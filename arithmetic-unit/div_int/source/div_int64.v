==> flow/design.v <==
module div_int64(
    input		    clock    	,
	input		    reset    	,					 
    input		    en 			,
	input		    flush 		,
    input    		opcode   	,
    input   [63:0]  dividend 	,
    input   [63:0]  divisor  	,		    
    output  		valid_out	,
    output  [63:0]  quotient 	,
    output  [63:0]  remainder
);
wire 			state;
reg 			state_next;
wire	[6	:0]	cycle;
reg		[6	:0] cycle_next;
localparam IDEL = 1'b0;
localparam RUN = 1'b1;
always@(*) begin
	case(state)
		IDEL: begin
			state_next = en && ~flush ? RUN : IDEL;
			cycle_next = en && ~flush ? cycle + 'b1 : 'b0;
		end
		RUN: begin
			state_next = cycle == 'd65 | flush ? IDEL : RUN;
			cycle_next = cycle == 'd65 | flush ? 'b0 : cycle + 'b1;
		end
	endcase
end
dff_ar #(1) state_dff(.clock(clock), .reset(reset), .d(state_next), .q(state));
dff_ar #(7) cycle_dff(.clock(clock), .reset(reset), .d(cycle_next), .q(cycle));
wire [128:0] dividend_true;
wire [64:0] divisor_true;
wire [64:0] divisor_negative;
assign dividend_true = opcode ? {{65{dividend[63:63]}}, dividend} : {65'b0, dividend};
assign divisor_true = opcode ? {divisor[63:63], divisor} : {1'b0, divisor};
assign divisor_negative = ~divisor_true + 'b1;
wire [128:0] result;
wire [128:0] result_shifted;
wire [128:0] result_next;
wire [64:0] r_adder_src0;
wire [64:0] r_adder_src1;
wire [64:0] r_adder_result;
wire q;
assign result_shifted = {result[127:0], 1'b0};
assign r_adder_src0 = result_shifted[128:64];
assign r_adder_src1 = result[128:128] == divisor_true[64:64] ? divisor_negative : divisor_true;
assign r_adder_result = r_adder_src0 + r_adder_src1;
assign q = result[128:128] == divisor_true[64:64] ? 'b1 : 'b0;
assign result_next = state == IDLE ? dividend_true : {r_adder_result, result_shifted[63:1], q};
dff #(129) result_dff(.clock(clock), .d(result_next), .q(result));
wire correction_en;
wire [63:0] quotient_correction;
wire [64:0] remainder_correction;
assign correction_en = cycle == 'd64;
dff_en #(64) quotient_correction_dff_en(.clock(clock), .en(correction_en), .d(result_next[63:0]), .q(quotient_correction));
dff_en #(65) remainder_correction_dff_en(.clock(clock), .en(correction_en), .d(result_next[128:64]), .q(remainder_correction));
wire valid_out_next;
wire need_correct;
wire add_correct;
wire [63:0] quotient_complement;
wire [63:0] quotient_addend;
wire [63:0] quotient_corrected;
wire [63:0] remainder_addend;
wire [63:0] remainder_corrected;
assign valid_out_next = cycle == 'd65;
assign need_correct = remainder_correction[64:64] != dividend_true[128:128];
assign add_correct = remainder_correction[64:64] != divisor_true[64:64];
assign quotient_addend = add_correct ? 64'hffff_ffff_ffff_ffff : 64'b1;
assign quotient_complement = {quotient_correction[62:0], 1'b1};
assign quotient_corrected = need_correct ? quotient_complement + quotient_addend : quotient_complement;
assign remainder_addend = add_correct ? divisor_true[63:0] : divisor_negative[63:0];
assign remainder_corrected = need_correct ? remainder_correction[63:0] + remainder_addend : remainder_correction[63:0];
dff_ar #(1) valid_out_dff_ar(.clock(clock), .reset(reset), .d(valid_out_next), .q(valid_out));
dff #(64) quotient_dff(.clock(clock), .d(quotient_corrected), .q(quotient));
dff #(64) remainder_dff(.clock(clock), .d(remainder_corrected), .q(remainder));
endmodule
module dff
#(
	parameter DATA_WIDTH = 32
)
(
    input   						clock,
	input   	[DATA_WIDTH - 1:0] 	d	 ,
	output reg  [DATA_WIDTH - 1:0] 	q
);
always@(posedge clock) begin                      
	q <= d;
end
endmodule
module dff_ar
#(
	parameter DATA_WIDTH = 32, 
	parameter RESET_VALUE = 'b0
)
(
    input   						clock,
    input   						reset,
	input   	[DATA_WIDTH - 1:0] 	d	 ,
	output reg 	[DATA_WIDTH - 1:0] 	q
);
always@(posedge clock or posedge reset) begin
	if(reset) begin
		q <= RESET_VALUE;
	end
	else begin                                   
		q <= d;
	end
end
endmodule
module dff_en
#(
	parameter DATA_WIDTH = 32
)
(
    input   						clock,
    input   						en	 ,	
	input   	[DATA_WIDTH - 1:0] 	d	 ,
	output reg 	[DATA_WIDTH - 1:0] 	q
);
always@(posedge clock) begin
	if(en) begin
		q <= d;
	end
	else begin                                   
		q <= q;
	end
end
endmodule
# --- From RTL to reports: div_int64 ---
# The steps from the RTL of div_int64 to its reports follow in flow order.
# Lines are those of the file above, counted from 1.
# Operators carry their Yosys type and port widths (W data, S select, Z words).
# Cell names lack the library's common part.
inputs:
  design: "div_int64"
  clock_port: "clock"
  lib: "sky130hd"
  corner: "tt_025C_1v80"

# --- After elaboration ---
# Counts by Yosys on the flattened word-level netlist (proc, flatten, opt, wreduce; memories kept). Register bits leave out memories and registers merged into their read ports (data or address). Print and check cells are left out. Cells with the same type and inputs are merged into one.
word_totals:
  input_bits: 133
  ff_bits: 394
  out_inout_bits: 129
classes:
  reduce_logical: 1
  logic: 4
  mux: 15
  n_eq: 6
  n_addsub: 5
ops:
  columns: ["operator", "n"]
  rows:
  - ["$mux W129", 2]
  - ["$mux W64", 4]
  - ["$mux W65", 2]
  - ["$add A64 B64 Y64", 2]
  - ["$add A65 B1 Y65 const B", 1]
  - ["$add A65 B65 Y65", 1]
  - ["$not A65 Y65", 1]
  - ["$eq A7 B7 Y1 const B", 2]
  - ["$pmux W7 S2", 1]
  - ["$mux W7", 2]
  - ["$add A7 B1 Y7 const B", 1]
  - ["$mux W1", 3]
  - ["$eq A1 B1 Y1", 2]
  - ["$ne A1 B1 Y1", 2]
  - ["$not A1 Y1", 2]
  - ["$pmux W1 S2", 1]
  - ["$or A1 B1 Y1", 1]
  - ["$logic_and A1 B1 Y1", 1]

# --- Logic depth ---
# Depth = most cells in a row (Yosys ltp): at word level without a register or memory, in the mapped netlist without a sequential cell, where the memories' decode and read muxes count.
depth:
  word_depth: 6
  abc_area: 1
  mapped_depth: 27

# --- After synthesis ---
# The flow's flattened synthesis, as Yosys stat reports it; memories are mapped. The netlist is that of the ABC_AREA named above (0 if unset); the other value can give another one.
by_type:
  columns: ["type", "n"]
  rows:
  - ["dfxtp_1", 257]
  - ["nand2_1", 1323]
  - ["edfxtp_1", 128]
  - ["ha_1", 205]
  - ["nor2_1", 579]
  - ["inv_1", 552]
  - ["o21ai_0", 298]
  - ["nand3_1", 284]
  - ["a21oi_1", 247]
  - ["xor2_1", 75]
  - ["xnor2_1", 61]
  - ["o21bai_1", 36]
  - ["dfrtp_1", 9]
  - ["nand3b_1", 25]
  - ["nor3_1", 37]
  - ["a21o_1", 24]
  - ["nand4_1", 28]
  - ["clkbuf_1", 44]
# Not listed: further types 28, cells in them 132.
mapped:
  yosys_area_um2: 28453.5
  cells: 4344
  seqArea_um2: 9213.8
  ffs: 394

# --- Worst setup path after synthesis ---
# Source: OpenSTA report_checks on the synthesized netlist (no wires, ideal clock, input and output delay 20% of the period each), path of least setup slack; recovery checks are left aside. Register names are those of the netlist, which keeps one name where synthesis merged equal registers.
synth_timing:
  path_kind: "input -> register"
  startpoint: "in opcode"
  endpoint: "reg quotient_dff.q[50]"
  delay_ns: 3.950
  input_delay_ns: 1.574
  setup_ns: 0.114
  required_ns: 7.756
  path_slack_ns: 2.346
  launch_ns: 1.574
  tclk_ns: 7.87
  arrival_time_ns: 5.410
  path_stages: 20
  synth_period_reached_ns: 5.524
# "delay_ns" is the arrival time less input delay plus setup time.
# "path_stages" counts driving pins, that of a launching flip-flop among them; a cell with two outputs on the path counts twice.
# "synth_period_reached_ns" = period - worst setup slack (recovery checks aside). The figure is calculated, with input and output delays left at 20% of the set period.
# The rows between start and end are the longest chain of elaborated cells between them; the timing report does not say that the signal goes this way. Where chains are equally long, one stands for them.
# A line is the first line of the expression or statement that the cell stems from. Yosys adds cells for indexed reads and writes and turns some case tables into memories.
synth_between:
  path_cell_list: "nand2_1 inv_1 nand2_1 nand2_1 inv_1 clkbuf_1 clkbuf_1 ha_1 a21oi_1 nand2_1 nand2_1 nand2_1 nand2_1 nand2_1 a21oi_1 inv_1 nand2_1 nand3_1 nand3_1 nand2_1"
  elab_chain_cells: 5
  cone_cells: 7
  lines_between: 6
  classes_between: "add/sub (1); eq/ne (2); mux (4)"
synth_rtl:
  columns: ["element", "line_no", "text"]
  rows:
  - ["from (decl)", 6, "input opcode ,"]
  - ["$mux W65", 37, "assign divisor_true = opcode ? {divisor[63:63], divisor} : {1'b0, divisor};"]
  - ["$ne A1 B1 Y1", 69, "assign add_correct = remainder_correction[64:64] != divisor_true[64:64];"]
  - ["$mux W64", 70, "assign quotient_addend = add_correct ? 64'hffff_ffff_ffff_ffff : 64'b1;"]
  - ["$add A64 B64 Y64", 72, "assign quotient_corrected = need_correct ? quotient_complement + quotient_addend : quotient_complement;"]
  - ["$mux W64", 72, null]
  - ["to (assign)", 89, "q <= d;"]
  - ["to (decl)", 86, "output reg [DATA_WIDTH - 1:0] q"]

# --- Worst path after layout ---
# Path of least setup slack in the final report of job 1 (OpenROAD, finished layout, wires in). Where an end is a register, its clock arrival counts in the times.
layout_timing:
  path_kind: "input -> register"
  startpoint: "in divisor[63]"
  endpoint: "reg quotient_dff.q[51]"
  input_delay_ns: 1.98
  path_stages: 20
  tclk_ns: 9.92
  setup_ns: 0.11
  arrival_time_ns: 6.97
  path_slack_ns: 3.42
  required_ns: 10.39
  launch_ns: 1.98
# The rows between start and end are the longest chain of elaborated cells between them; the timing report does not say that the signal goes this way. Where chains are equally long, one stands for them.
layout_between:
  path_cell_list: "clkdlybuf4s50_1 nand2_1 inv_1 nand2_1 nand2_2 buf_4 clkinv_2 buf_4 ha_1 nand2_1 nor2_1 inv_1 nor3_1 a21oi_1 nor2_1 nor2_1 nand2_1 nand2_1 nand3_1 nand2_1"
  elab_chain_cells: 5
  cone_cells: 5
  lines_between: 4
  classes_between: "add/sub (1); eq/ne (1); mux (3)"
layout_rtl:
  columns: ["element", "line_no", "text"]
  rows:
  - ["from (decl)", 8, "input [63:0] divisor ,"]
  - ["$mux W65", 37, "assign divisor_true = opcode ? {divisor[63:63], divisor} : {1'b0, divisor};"]
  - ["$ne A1 B1 Y1", 69, "assign add_correct = remainder_correction[64:64] != divisor_true[64:64];"]
  - ["$mux W64", 70, "assign quotient_addend = add_correct ? 64'hffff_ffff_ffff_ffff : 64'b1;"]
  - ["$add A64 B64 Y64", 72, "assign quotient_corrected = need_correct ? quotient_complement + quotient_addend : quotient_complement;"]
  - ["$mux W64", 72, null]
  - ["to (assign)", 89, "q <= d;"]
  - ["to (decl)", 86, "output reg [DATA_WIDTH - 1:0] q"]

Subject: div_int64 on sky130hd, stored results

Hello all,

Record of 2 stored runs of the RTL-to-layout flow on div_int64, platform sky130hd. The runs are unordered. Constraints: input delay and output delay 20% of the set period each, output load 0.01 pF.
"clock_period_reached_ns" is the run's clock period less its worst setup slack. It is reckoned from that one timing run; input and output delays stay at 20% of the period that was set.
"worst_path_time_ns" is the time allowed to the run's worst setup path (the clock period less input and output delay, where it has them) less its slack. Clock arrival times count: a late capture clock shortens it, a late launch clock lengthens it.
"power_w": no workload was simulated; the value follows from the tool's default switching activity.

--- job 1 ---
==> flow/run.sh <==
#!/bin/bash
# the make line also repeats the synthesis and layout settings of config.mk as NAME=value (left out here)
make -C /OpenROAD-flow-scripts/flow DESIGN_CONFIG=/design/flow/config.mk WORK_HOME=/design/flow/orfs CLKGATE_MAP_FILE= finish
==> flow/config.mk <==
export PLATFORM = sky130hd
export DESIGN_NAME = div_int64
export DESIGN_NICKNAME = div_int64
export VERILOG_FILES = /design/flow/design.v
export SDC_FILE = /design/flow/constraint.sdc
export NUM_CORES = 4
export LEC_CHECK = 0
export ABC_AREA = 1
export CAP_MARGIN = 15
export CELL_PAD_IN_SITES_GLOBAL_PLACEMENT = 0
export CORE_MARGIN = 2
export CORE_UTILIZATION = 49
export CTS_CLUSTER_SIZE = 30
export GPL_ROUTABILITY_DRIVEN = 1
export PLACE_DENSITY = 0.41
export SETUP_SLACK_MARGIN = 1.93
export SLEW_MARGIN = 20
export TNS_END_PERCENT = 5
==> flow/constraint.sdc <==
create_clock -name core_clock -period 9.92 [get_ports {clock}]
set_input_delay 1.9840 -clock core_clock [delete_from_list [all_inputs] [get_ports {clock}]]
set_output_delay 1.9840 -clock core_clock [all_outputs]
set_load 0.01 [all_outputs]

==> results, as YAML <==
results:
  power_w: 0.007663
  die_um2: 60012.8
  worst_path_time_ns: 4.51
  path_kind: "input -> register"
  synth_chip_area_um2: 28453.5
  ws_setup_ns: 3.425
  clock_period_reached_ns: 6.495
  hold_worst_slack_ns: 0.321
  tns_setup_ns: 0.000
  util_pct: 57.0
  final_cell_area_um2: 32850.3

--- job 2 ---
==> flow/run.sh <==
#!/bin/bash
# the make line also repeats the synthesis and layout settings of config.mk as NAME=value (left out here)
make -C /OpenROAD-flow-scripts/flow DESIGN_CONFIG=/design/flow/config.mk WORK_HOME=/design/flow/orfs CLKGATE_MAP_FILE= finish
==> flow/config.mk <==
export PLATFORM = sky130hd
export DESIGN_NAME = div_int64
export DESIGN_NICKNAME = div_int64
export VERILOG_FILES = /design/flow/design.v
export SDC_FILE = /design/flow/constraint.sdc
export NUM_CORES = 4
export LEC_CHECK = 0
export CAP_MARGIN = 20
export CORE_MARGIN = 2
export CORE_UTILIZATION = 40
export SLEW_MARGIN = 20
==> flow/constraint.sdc <==
create_clock -name core_clock -period 12.1 [get_ports {clock}]
set_input_delay 2.4200 -clock core_clock [delete_from_list [all_inputs] [get_ports {clock}]]
set_output_delay 2.4200 -clock core_clock [all_outputs]
set_load 0.01 [all_outputs]

==> results, as YAML <==
results:
  power_w: 0.006701
  die_um2: 61834.3
  worst_path_time_ns: 6.66
  path_kind: "input -> register"
  synth_chip_area_um2: 23944.2
  ws_setup_ns: 3.018
  clock_period_reached_ns: 9.082
  hold_worst_slack_ns: 0.304
  tns_setup_ns: 0.000
  util_pct: 47.5
  final_cell_area_um2: 28081.9

Thanks
